==> flow/design.v <==
`timescale 1ms / 1us
module traffic_light(input clk,rst,tick,output ns_g, ns_y, ns_r, ew_g, ew_y, ew_r);
parameter ns_g_=2'd0, ns_y_=2'd1, ew_g_=2'd2, ew_y_=2'd3;
reg [1:0] ps,ns;
reg [2:0] count_tick;
always@(*) begin
case(ps)
ns_g_: ns = ns_y_;
ns_y_: ns = ew_g_;
ew_g_: ns = ew_y_;
ew_y_: ns = ns_g_;
endcase
end
always @(posedge clk) begin
if (rst) begin
ps <= ns_g_;
count_tick <= 0;
end 
else if (tick) begin  
if ((ps == ns_g_  && count_tick == 3'd4) || (ps == ns_y_ && count_tick == 3'd1) ||(ps == ew_g_  && count_tick == 3'd4) ||(ps == ew_y_ && count_tick == 3'd1))
begin
ps <= ns;
count_tick <= 0;
end else begin
count_tick <= count_tick + 1;
end
end
end
assign ns_g = ps == ns_g_;
assign ns_y = ps == ns_y_;
assign ns_r = ps == ew_g_;
assign ew_g = ps == ew_g_;
assign ew_y = ps == ew_y_;
assign ew_r = ps == ns_g_;
endmodule
From RTL to reports: traffic_light
What the tools print for traffic_light, step after step.
Line numbers count from 1 in the design file above.
Operators: Yosys type, input widths -> output width; for muxes data width and select width s.
Cell names lack the library's common part.
{"block": "setup", "top_module": "traffic_light", "clock": "clk", "library": "sky130hd", "pvt_corner": "tt_025C_1v80"}

Elaborated design
Yosys after proc, flatten, opt, wreduce and memory -nomap, before mapping. Memory bits, and registers merged into a memory's read port (data or address), are not among the register bits. Print and check cells are not counted. Equal cells are merged and count once.
{"block": "word_totals", "reg_bits": 5, "latch_bits": 0, "ram_bits": 0, "mem_bits_ro": 0, "clocked_rd_ports_x_width": 0, "memories": 0, "inputBits": 3, "output_inout_bits": 6, "elab_cells": 19}
{"block": "op_classes", "add_sub_neg": 1, "multipliers": 0, "div": 0, "n_cmp": 0, "equal": 5, "n_shift": 0, "n_mux": 2, "bitwise": 0, "reduce_and_logical": 9}
{"block": "op_table", "operator": "$pmux 2 s4", "n": 1}
{"block": "op_table", "operator": "$logic_and 1x1->1", "n": 4}
{"block": "op_table", "operator": "$eq 2x2->1 const B", "n": 2}
{"block": "op_table", "operator": "$logic_or 1x1->1", "n": 3}
{"block": "op_table", "operator": "$add 3x1->3 const B", "n": 1}
{"block": "op_table", "operator": "$eq 3x1->1 const B", "n": 1}
{"block": "op_table", "operator": "$eq 3x3->1 const B", "n": 1}
{"block": "op_table", "operator": "$mux 3", "n": 1}
{"block": "op_table", "operator": "$eq 2x1->1 const B", "n": 1}
{"block": "op_table", "operator": "$logic_not 2->1", "n": 1}
{"block": "op_table", "operator": "$reduce_and 2->1", "n": 1}

Longest topological paths
Longest topological path by Yosys (ltp), each cell counted once; first at word level (registers and memories cut), then after technology mapping (sequential cells cut; the memories' decode and read muxes count).
{"block": "depth", "ltp_word": 6, "ABC_AREA": 0, "mapped_depth": 6}

Netlist
Source: synth_stat.txt of the flow (Yosys; design flattened, memories mapped). It holds for the ABC_AREA given above (unset counts as 0); a run with the other value may have another netlist.
{"block": "types", "type": "dfxtp_1", "n": 7, "area_total_um2": 140.134}
{"block": "types", "type": "ha_1", "n": 3, "area_total_um2": 37.536}
{"block": "types", "type": "a21oi_1", "n": 6, "area_total_um2": 30.029}
{"block": "types", "type": "nand2_1", "n": 7, "area_total_um2": 26.275}
{"block": "types", "type": "a31oi_1", "n": 4, "area_total_um2": 25.024}
{"block": "types", "type": "nand3_1", "n": 4, "area_total_um2": 20.019}
{"block": "types", "type": "a21o_1", "n": 2, "area_total_um2": 15.014}
{"block": "types", "type": "buf_4", "n": 2, "area_total_um2": 15.014}
{"block": "types", "type": "o21a_4", "n": 1, "area_total_um2": 15.014}
{"block": "types", "type": "nand2b_4", "n": 1, "area_total_um2": 13.763}
{"block": "types", "type": "nand4_1", "n": 2, "area_total_um2": 12.512}
{"block": "types", "type": "o211ai_2", "n": 1, "area_total_um2": 12.512}
{"block": "types", "type": "inv_1", "n": 3, "area_total_um2": 11.261}
{"block": "types", "type": "nor2_1", "n": 3, "area_total_um2": 11.261}
{"block": "types", "type": "mux2i_1", "n": 1, "area_total_um2": 10.01}
{"block": "types", "type": "o21ai_0", "n": 2, "area_total_um2": 10.01}
{"block": "types", "type": "o21ai_1", "n": 2, "area_total_um2": 10.01}
{"block": "types", "type": "o21a_1", "n": 1, "area_total_um2": 7.507}
Not listed: further types 2, cells in them 2.
{"block": "mapped", "cells": 54, "synth_area_mm2": 0.0004342, "ffs": 7, "buffers": 3}

Timing after synthesis
OpenSTA on the mapped netlist: ideal clock, no wires. The path of least setup slack (recovery checks aside). Input and output delay are each 20% of the period. Register names are those of the netlist, which keeps one name where synthesis merged equal registers.
{"block": "synth_timing", "path_type": "flip-flop to flip-flop", "startpoint": "register count_tick[0]", "endpoint": "register ps", "tclk_ns": 1.32, "setup_ns": 0.116, "launch_ns": 0.000, "arrival_time_ns": 1.089, "t_required_ns": 1.204, "setup_slack_ns": 0.115, "delay_ns": 1.205, "path_stages": 7, "path_buffers": 0, "period_less_setup_slack_ns": 1.205}
"delay_ns" = arrival - input delay + setup time.
"path_stages" counts driving pins, that of a launching flip-flop among them; a cell with two outputs on the path counts twice.
"period_less_setup_slack_ns" = period - worst setup slack (recovery checks aside). The figure is calculated, with input and output delays left at 20% of the set period.
Where an end lacks its bit number, it is one bit of the signal, or one of the new flip-flops if synthesis recoded a state register.
At most two assigning lines are given for a register; there are more.
{"block": "synth_between", "cell_sequence": "dfxtp_1 inv_1 ha_1 o211ai_2 o21ai_0 a31oi_1 nand2_1"}
{"block": "synth_lines", "element": "start, declared", "line_no": 5, "text": "reg [2:0] count_tick;"}
{"block": "synth_lines", "element": "start, assigned", "line_no": 17, "text": "count_tick <= 0;"}
{"block": "synth_lines", "element": "start, assigned", "line_no": 25, "text": "count_tick <= count_tick + 1;"}
{"block": "synth_lines", "element": "end, assigned", "line_no": 16, "text": "ps <= ns_g_;"}
{"block": "synth_lines", "element": "end, assigned", "line_no": 22, "text": "ps <= ns;"}
{"block": "synth_lines", "element": "end, declared", "line_no": 4, "text": "reg [1:0] ps,ns;"}
Chain of elaborated cells between the ends: none given.

Timing after layout
From the final timing report of job 1: the path of least setup slack in the routed layout; clock arrival at registers is part of the times.
{"block": "layout_timing", "path_type": "flip-flop to flip-flop", "startpoint": "register count_tick[0]", "endpoint": "register ps", "tclk_ns": 0.893, "setup_ns": 0.10, "launch_ns": 0.24, "arrival_time_ns": 1.32, "t_required_ns": 1.03, "setup_slack_ns": -0.29, "path_stages": 7, "path_buffers": 0}
Where an end lacks its bit number, it is one bit of the signal, or one of the new flip-flops if synthesis recoded a state register.
At most two assigning lines are given for a register; there are more.
{"block": "layout_between", "cell_sequence": "dfxtp_4 inv_2 ha_4 o211ai_4 o21ai_1 a31oi_1 nand2_1"}
{"block": "layout_lines", "element": "start, declared", "line_no": 5, "text": "reg [2:0] count_tick;"}
{"block": "layout_lines", "element": "start, assigned", "line_no": 17, "text": "count_tick <= 0;"}
{"block": "layout_lines", "element": "start, assigned", "line_no": 25, "text": "count_tick <= count_tick + 1;"}
{"block": "layout_lines", "element": "end, assigned", "line_no": 16, "text": "ps <= ns_g_;"}
{"block": "layout_lines", "element": "end, assigned", "line_no": 22, "text": "ps <= ns;"}
{"block": "layout_lines", "element": "end, declared", "line_no": 4, "text": "reg [1:0] ps,ns;"}
Chain of elaborated cells between the ends: none given.

FLOW RESULTS
============

Flow measurements of traffic_light on sky130hd: 2 stored runs with different settings, listed in no order. Input and output delays are each 20% of the period that was set; the output load is 0.01 pF.
"timing.achieved_period_ns" = clock period - worst setup slack. The figure is calculated, with input and output delays left at 20% of the set period.
"worst_path_ns" = time allowed to the worst setup path (clock period - input delay - output delay, where it has them) - its slack; a late launch clock adds to it, a late capture clock takes from it.
"power_mw" rests on the timing tool's default activity at the inputs, not on a simulated workload.

{"run": "job 1", "settings": { "period_ns": 0.893, "CAP_MARGIN": 20, "CORE_MARGIN": 2, "CORE_UTILIZATION": 40, "SLEW_MARGIN": 20 }, "results": { "yosys.chip_area_mm2": 0.0004342, "die_area_mm2": 0.0013649, "layout_stdcell_area_mm2": 0.0007945, "finish.utilization_frac": 0.825, "ws_setup_ns": -0.292, "timing.setup.tns_ns": -2.153, "ws_hold_ns": 0.590, "power_mw": 0.7739, "timing.achieved_period_ns": 1.185, "worst_path_ns": 1.19, "worst_path_kind": "flip-flop to flip-flop" }}
{"run": "job 2", "settings": { "period_ns": 2.43, "CORE_UTILIZATION": 54, "PLACE_DENSITY_LB_ADDON": 0.24, "GPL_TIMING_DRIVEN": 1, "CTS_CLUSTER_SIZE": 84, "CTS_CLUSTER_DIAMETER": 77, "MAX_ROUTING_LAYER": "met5", "CAP_MARGIN": 20, "CORE_MARGIN": 2, "SLEW_MARGIN": 20 }, "outcome": "unfinished; error PDN-0185 in floorplanning"}
