==> flow/design.v <==
module master_fsm(input clk,rst,ack, output req,done,output [7:0] data);
reg [2:0] ps, ns;
reg [2:0] bytesSent;  
reg [7:0] dataReg;
parameter idle = 3'd0,assertReq = 3'd1,waitAckHigh= 3'd2,dropReq = 3'd3, waitAckLow = 3'd4,nextByte = 3'd5,doneST = 3'd6; 
always @(*) begin
case (ps)
idle:ns = assertReq;
assertReq:ns = waitAckHigh;
waitAckHigh:ns = (ack ? dropReq  : waitAckHigh);
dropReq:ns = waitAckLow;
waitAckLow:ns = (!ack ? nextByte : waitAckLow);
nextByte:ns = (bytesSent == 3'd4 ? doneST : assertReq);
doneST:ns = doneST;
default:ns = idle;
endcase
end
always @(posedge clk) begin
if (rst) begin
ps      <= idle;
bytesSent <= 3'd0;
dataReg   <= 8'hA0; 
end else begin
ps <= ns;
if (ps == waitAckLow && ack == 1'b0) begin
bytesSent <= bytesSent + 3'd1;
dataReg   <= dataReg + 8'h01; 
end
end
end
assign req  = (ps == assertReq) || (ps == waitAckHigh);
assign done = (ps == doneST);
assign data = dataReg;
endmodule
From RTL to reports: master_fsm. Tool output for the design above, in the order of the flow. Lines are those of the file above, counted from 1. Library cell names are shortened. A cell with -- has no value.

Design top: master_fsm. Clock: clk. Cell library: sky130hd. Library corner: tt_025C_1v80.

Word-level counts. Source: Yosys, flattened and elaborated, memories not mapped. Widths are those after wreduce; folded enables and synchronous resets count as part of the registers. Registers that Yosys merges into a memory's read port (data or address) are not register bits. Print and check cells do not count. Equal cells are merged and count once.

The figure for flip-flop bits (word level) is 14. For bits in latches the number is 0. Bits in writable memories: 0. Bits in read-only memories: 0. For word width x clocked read ports the number is 0. The entry for memory cells reads 0. The figure for input port bits is 3. Output and inout bits: 10. Under elaborated cells stands 20.

Add/sub/neg operators: 2. The entry for multiply operators reads 0. For div/mod/pow operators the number is 0. Order comparisons: 0. The figure for equal/unequal tests is 7. For shift-type cells the number is 0. For muxes and demuxes the number is 4. For bitwise gates (word level) the number is 1. Reductions and logical operators: 3.

Operators with widths (count): parallel mux 3 bit (select 7 bit) (1); == test 3 bit with constant B (4); adder 8 x 1 -> 8 bit with constant B (1); == test 3 x 2 -> 1 bit with constant B (2); adder 3 x 1 -> 3 bit with constant B (1); == test 3 x 1 -> 1 bit with constant B (1); logical NOT 3 bit (1); two-way mux 3 bit (1); two-way mux 1 bit (2); logical AND 1 bit (1); logical OR 1 bit (1); NOT 1 bit (1).

Logic depth. Longest topological path by Yosys (ltp), each cell counted once; first at word level (registers and memories cut), then after technology mapping (sequential cells cut; the memories' decode and read muxes count).

For depth after elaboration the number is 3. The figure for ABC_AREA is 0. For depth in mapped cells the number is 5. The entry for mapped depth without buffers reads 5.

Netlist. The flow's flattened synthesis, as Yosys stat reports it; memories are mapped. The netlist is that of the ABC_AREA named above (0 if unset); the other value can give another one. The area totals of this step are shown rounded.

Cells by type (count): dfxtp_1 (18); ha_1 (3); nor2_1 (10); a21oi_1 (6); xnor2_1 (3); nand4b_4 (1); mux2i_1 (2); o21ai_0 (4); inv_1 (5); or3_1 (3); or3b_1 (2); nor2b_1 (2); o31ai_2 (1); nand3b_2 (1); xor2_1 (1); clkbuf_1 (2); nand2_1 (2); nand3b_1 (1).

Other cell types: 8; their cells: 8.

The figure for cell count is 75. Chip area (Yosys): 726 sq um. The entry for sequential part of the area reads 360 sq um. Flip-flops: 18. Buffers: 3.

Timing after synthesis. Source: OpenSTA report_checks on the synthesized netlist (no wires, ideal clock, input and output delay 20% of the period each), path of least setup slack; recovery checks are left aside. Register names are those of the netlist, which keeps one name where synthesis merged equal registers.

Kind: reg-to-reg. Start point: register dataReg[0]. End point: register dataReg[4]. The entry for period reads 1380 ps. For setup time the number is 70 ps. Launch time at the first pin: 0 ps. For arrival the number is 1226 ps. Under slack stands 84 ps. The figure for path delay is 1296 ps. Stages: 5. For synthesis period reached the number is 1296 ps.

"path delay" = arrival - input delay + setup time. "stages": output pins that drive a net of the path, with the launching flip-flop's if there is one; two outputs of one cell count as two. "synthesis period reached" = period - worst setup slack (recovery checks aside). The figure is calculated, with input and output delays left at 20% of the set period. The rows between start and end are the longest chain of elaborated cells between them; the timing report does not say that the signal goes this way. Where chains are equally long, one stands for them. A line is the first line of the expression or statement that the cell stems from. Yosys adds cells for indexed reads and writes and turns some case tables into memories.

Path through: dfxtp_1 > ha_1 > nand3b_2 > or3_1 > a21oi_1. For cells in the longest elaborated chain the number is 1.

Ends and longest elaborated chain, after synthesis: from (decl) (line 4) `reg [7:0] dataReg;`; from (assign) (line 22) `dataReg   <= 8'hA0;`; from (assign) (line 27) `dataReg   <= dataReg + 8'h01;`; adder 8 x 1 -> 8 bit (line 27); to (assign) (line 22); to (assign) (line 27); to (decl) (line 4).

Worst path after layout. From the final timing report of run 1: the path of least setup slack in the routed layout; clock arrival at registers is part of the times. The path's times are printed in steps of 10 ps; the period is the one set.

Kind: reg-to-output. Start point: register ps. End point: output port req. The entry for period reads 1680 ps. External output delay: 340 ps. Launch time at the first pin: 290 ps. For arrival the number is 990 ps. Under slack stands 350 ps. Stages: 3.

An end named without its bit number is one bit of that signal or, where synthesis recoded a state register, one of its new flip-flops.

Path through: dfxtp_2 > or2_4 > buf_6.

Ends and longest elaborated chain, after layout: from (decl) (line 2) `reg [2:0] ps, ns;`; from (assign) (line 20) `ps      <= idle;`; from (assign) (line 24) `ps <= ns;`; to (decl) (line 1) `module master_fsm(input clk,rst,ack, output req,done,output [7:0] data);`.

Chain of elaborated cells between the ends: none given.

--- measured runs ---
master_fsm through Yosys and OpenROAD on sky130hd: 2 stored runs, unordered, with their settings and measured results. The constraints put input and output delay at 20% of the set period each and load the outputs with 0.01 pF. "time on the worst setup path" = time allowed to the worst setup path (clock period - input delay - output delay, where it has them) - its slack; a late launch clock adds to it, a late capture clock takes from it. By "total design power" is meant OpenSTA's value without simulated activity: inputs other than the clock are taken to toggle once in ten clock periods, and the tool carries that through the logic. "time on the worst setup path" is given in steps of 10 ps. The results are shown rounded.

Files of run 1:
==> flow/run.sh <==
#!/bin/bash
# the make line also repeats the synthesis and layout settings of config.mk as NAME=value (left out here)
make -C /OpenROAD-flow-scripts/flow DESIGN_CONFIG=/design/flow/config.mk WORK_HOME=/design/flow/orfs CLKGATE_MAP_FILE= finish
==> flow/config.mk <==
export PLATFORM = sky130hd
export DESIGN_NAME = master_fsm
export DESIGN_NICKNAME = master_fsm
export VERILOG_FILES = /design/flow/design.v
export SDC_FILE = /design/flow/constraint.sdc
export NUM_CORES = 4
export LEC_CHECK = 0
export CAP_MARGIN = 20
export CORE_MARGIN = 2
export CORE_UTILIZATION = 31
export CTS_CLUSTER_SIZE = 47
export GPL_ROUTABILITY_DRIVEN = 1
export GPL_TIMING_DRIVEN = 0
export MIN_ROUTING_LAYER = met1
export PLACE_DENSITY_LB_ADDON = 0.19
export SETUP_SLACK_MARGIN = 0.26
export SLEW_MARGIN = 20
==> flow/constraint.sdc <==
create_clock -name core_clock -period 1.68 [get_ports {clk}]
set_input_delay 0.3360 -clock core_clock [delete_from_list [all_inputs] [get_ports {clk}]]
set_output_delay 0.3360 -clock core_clock [all_outputs]
set_load 0.01 [all_outputs]

Results of run 1. The measured standard-cell area of the final layout is 920 sq um. The total design power comes to 0.734 mW. The smallest setup slack comes to 354 ps. The measured die footprint is 2740 sq um. The time on the worst setup path stands at 990 ps. Worst setup path type: reg-to-output. The post-route setup TNS is 0 ps. The area of the synthesized netlist comes to 726 sq um. The final worst hold slack stands at 459 ps.

Files of run 2:
==> flow/run.sh <==
#!/bin/bash
# the make line also repeats the synthesis and layout settings of config.mk as NAME=value (left out here)
make -C /OpenROAD-flow-scripts/flow DESIGN_CONFIG=/design/flow/config.mk WORK_HOME=/design/flow/orfs CLKGATE_MAP_FILE= finish
==> flow/config.mk <==
export PLATFORM = sky130hd
export DESIGN_NAME = master_fsm
export DESIGN_NICKNAME = master_fsm
export VERILOG_FILES = /design/flow/design.v
export SDC_FILE = /design/flow/constraint.sdc
export NUM_CORES = 4
export LEC_CHECK = 0
export CAP_MARGIN = 20
export CELL_PAD_IN_SITES_GLOBAL_PLACEMENT = 2
export CORE_ASPECT_RATIO = 1.85
export CORE_MARGIN = 2
export CORE_UTILIZATION = 35
export GPL_TIMING_DRIVEN = 1
export HOLD_SLACK_MARGIN = 0.28
export MIN_ROUTING_LAYER = met2
export PLACE_DENSITY_LB_ADDON = 0.19
export SETUP_SLACK_MARGIN = 0.02
export SLEW_MARGIN = 20
==> flow/constraint.sdc <==
create_clock -name core_clock -period 1.62 [get_ports {clk}]
set_input_delay 0.3240 -clock core_clock [delete_from_list [all_inputs] [get_ports {clk}]]
set_output_delay 0.3240 -clock core_clock [all_outputs]
set_load 0.01 [all_outputs]

Results of run 2. The measured standard-cell area of the final layout is 921 sq um. The total design power comes to 0.693 mW. The smallest setup slack comes to 85 ps. The measured die footprint is 2470 sq um. The time on the worst setup path stands at 1210 ps. Worst setup path type: reg-to-output. The post-route setup TNS is 0 ps. The area of the synthesized netlist comes to 726 sq um. The final worst hold slack stands at 449 ps.
--- end ---
