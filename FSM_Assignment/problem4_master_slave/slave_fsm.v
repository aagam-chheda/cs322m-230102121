==> flow/design.v <==
module slave_fsm(input  clk,rst,req,input [7:0] data_in,output ack,output reg [7:0] last_byte);
parameter waitReq = 2'd0,ackAssert = 2'd1,ackHold = 2'd2,waitDrop = 2'd3;
reg [1:0] ps, ns;
reg [1:0] holdCount;
always @(*) begin
case (ps)
waitReq:ns = req ? ackAssert : waitReq;
ackAssert:ns = ackHold;
ackHold:ns = (holdCount == 2'd1 ? waitDrop : ackHold);
waitDrop:ns = req ? waitDrop : waitReq;
default:ns = waitReq;
endcase
end
always @(posedge clk) begin
if (rst) begin
ps     <= waitReq;
holdCount  <= 2'd0;
last_byte <= 8'd0;
end 
else begin
ps <= ns;
if (ps == ackAssert) begin
last_byte <= data_in;  
holdCount  <= 2'd0;
end 
else if (ps == ackHold) begin
holdCount <= holdCount + 2'd1;
end 
else if (ps == waitReq) begin
holdCount <= 2'd0;
end
end
end
assign ack = (ps == ackAssert) || (ps == ackHold) || (ps == waitDrop);
endmodule
* Step by step through the tools: slave_fsm *
The steps from the RTL of slave_fsm to its reports follow in flow order.
Line numbers count from 1 in the design file above.
Operators: Yosys type, input widths -> output width; for muxes data width and select width s.
Library cell names are shortened.
A cell with -- has no value.

set-up
  top = slave_fsm
  clock = clk
  cell library = sky130hd
  library corner = tt_025C_1v80

* After elaboration *
Source: Yosys, flattened and elaborated, memories not mapped. Widths are those after wreduce. Registers that Yosys merges into a memory's read port (data or address) are not register bits. Print and check cells do not count. Equal cells are merged and count once.

word-level totals
  register bits after elaboration = 12
  output and inout port bits = 9
  elaborated cells = 19

cells by class
  add/sub/neg operators = 1
  eq/ne operators = 4
  multiplexer cells = 6
  reduce/logical cells = 5

operators with widths
  cell                 count
  $pmux 2 s4           1
  $mux 2               3
  $eq 2x1->1 const B   2
  $eq 2x2->1 const B   2
  $logic_or 1x1->1     2
  $add 2x1->2 const B  1
  $logic_not 2->1      1
  $reduce_bool 2->1    1
  $reduce_or 2->1      1
  $mux 1               2

* Longest topological paths *
Longest topological path by Yosys (ltp), each cell counted once; first at word level (registers and memories cut), then after technology mapping (sequential cells cut; the memories' decode and read muxes count).

depth
  word-level depth = 3
  ABC_AREA = 0
  gate-level depth with buffers = 4
  depth with buffers taken out = 4

* After synthesis *
The flow's flattened synthesis, as Yosys stat reports it; memories are mapped. The netlist is that of the ABC_AREA named above (0 if unset); the other value can give another one.

cell types
  cell      count  area in all (um^2)
  dfxtp_1   14     280.269
  mux2i_1   8      80.077
  nor2_1    10     37.536
  or2b_1    3      22.522
  or3b_1    2      17.517
  a211oi_2  1      12.512
  ha_1      1      12.512
  and3b_1   1      8.758
  a211oi_1  1      7.507
  a22oi_1   1      7.507
  buf_4     1      7.507
  inv_1     2      7.507
  o21bai_1  1      7.507
  or3_2     1      7.507
  a21oi_1   1      5.005
  clkbuf_1  1      3.754

synthesis totals
  cells in the netlist = 49
  mapped area = 525.5 um^2
  sequential part of the area = 280.3 um^2
  flip-flops = 14

* Worst setup path after synthesis *
OpenSTA on the mapped netlist: ideal clock, no wires. The path of least setup slack (recovery checks aside). Input and output delay are each 20% of the period. Register names are those of the netlist, which keeps one name where synthesis merged equal registers.

timing after synthesis
  kind = reg2out
  start = register ps
  end = output ack
  clock period = 1.74 ns
  time at the first pin = 0.000 ns
  data arrival time = 0.807 ns
  slack = 0.585 ns
  path delay = 0.807 ns
  stages on the path = 2
  synthesis period reached = 1.155 ns

"path delay" = arrival - input delay + setup time.
A path that ends at an output port has no setup time.
"stages on the path" counts driving pins, that of a launching flip-flop among them; a cell with two outputs on the path counts twice.
"synthesis period reached" is the clock period less the worst setup slack; recovery checks do not enter. This is arithmetic on one report: input and output delays are still those of the set period (20% each).
An end named without its bit number is one bit of that signal or, where synthesis recoded a state register, one of its new flip-flops.
The rows between start and end are the longest chain of elaborated cells between them; the timing report does not say that the signal goes this way. Where chains are equally long, one stands for them.
Each line given opens the expression or statement behind the cell; cells for indexed reads and writes are added by Yosys, which also makes memories of some case tables.

on the way, after synthesis
  cell sequence = dfxtp_1 or3_2
  cells in the longest elaborated chain = 3

RTL lines, path after synthesis
  item                 RTL line  source
  from (decl)          3         reg [1:0] ps, ns;
  from (assign)        16        ps     <= waitReq;
  from (assign)        21        ps <= ns;
  $eq 2x1->1           34        assign ack = (ps == ackAssert) || (ps == ackHold) || (ps == waitDrop);
  $logic_or 1x1->1 x2  34
  to (decl)            1         module slave_fsm(input  clk,rst,req,input [7:0] data_in,output ack,output reg [7:0] last_byte);

* Path in the finished layout *
Path of least setup slack in the final report of record 1 (OpenROAD, finished layout, wires in). Where an end is a register, its clock arrival counts in the times.

timing post-layout
  kind = reg2out
  start = register ps
  end = output ack
  clock period = 1.98 ns
  time at the first pin = 0.28 ns
  data arrival time = 1.39 ns
  slack = 0.20 ns
  stages on the path = 3

An end named without its bit number is one bit of that signal or, where synthesis recoded a state register, one of its new flip-flops.

on the way, post-layout
  cell sequence = dfxtp_1 or3_2 dlygate4sd2_1

RTL lines, path post-layout
  item           RTL line  source
  from (decl)    3         reg [1:0] ps, ns;
  from (assign)  16        ps     <= waitReq;
  from (assign)  21        ps <= ns;
  to (decl)      1         module slave_fsm(input  clk,rst,req,input [7:0] data_in,output ack,output reg [7:0] last_byte);

No chain of elaborated cells between the ends is given.

--- measured runs ---
Module slave_fsm, platform sky130hd: 2 stored runs of the flow (Yosys, OpenROAD) with differing settings, in no particular order. Input and output delays are each 20% of the period that was set; the output load is 0.01 pF.
"achieved clock period (ns)" is the run's clock period less its worst setup slack. It is reckoned from that one timing run; input and output delays stay at 20% of the period that was set.
"worst setup path time (ns)" is the time allowed to the run's worst setup path (the clock period less input and output delay, where it has them) less its slack. Clock arrival times count: a late capture clock shortens it, a late launch clock lengthens it.
"finish__power__total" rests on the timing tool's default activity at the inputs, not on a simulated workload.

settings of record 1
{
  "period_ns": 1.98,
  "CORE_UTILIZATION": 48,
  "PLACE_DENSITY": 0.39,
  "ABC_AREA": 0,
  "GPL_TIMING_DRIVEN": 1,
  "GPL_ROUTABILITY_DRIVEN": 1,
  "SLEW_MARGIN": 5,
  "CAP_MARGIN": 20,
  "CORE_MARGIN": 2
}
report of record 1
yosys chip area after synthesis (um^2): 525.5
finish__design__die__area: 1375.3
finish__design__instance__area__stdcell: 770.7
finish__timing__setup__ws: 0.198
finish__timing__setup__tns: 0.000
finish__power__total: 5.824e-04
achieved clock period (ns): 1.782
worst setup path time (ns): 1.39
worst setup path kind: reg2out

settings of record 2
{
  "period_ns": 1.64,
  "CORE_UTILIZATION": 57,
  "SETUP_SLACK_MARGIN": 0.34,
  "PLACE_DENSITY": 0.58,
  "CELL_PAD_IN_SITES_GLOBAL_PLACEMENT": 2,
  "ABC_AREA": 1,
  "GPL_ROUTABILITY_DRIVEN": 0,
  "CTS_CLUSTER_DIAMETER": 226,
  "MIN_ROUTING_LAYER": "met1",
  "MAX_ROUTING_LAYER": "met4",
  "CAP_MARGIN": 20,
  "CORE_MARGIN": 2,
  "SLEW_MARGIN": 20
}
report of record 2: did not finish, floorplan, PDN-0185
--- end ---
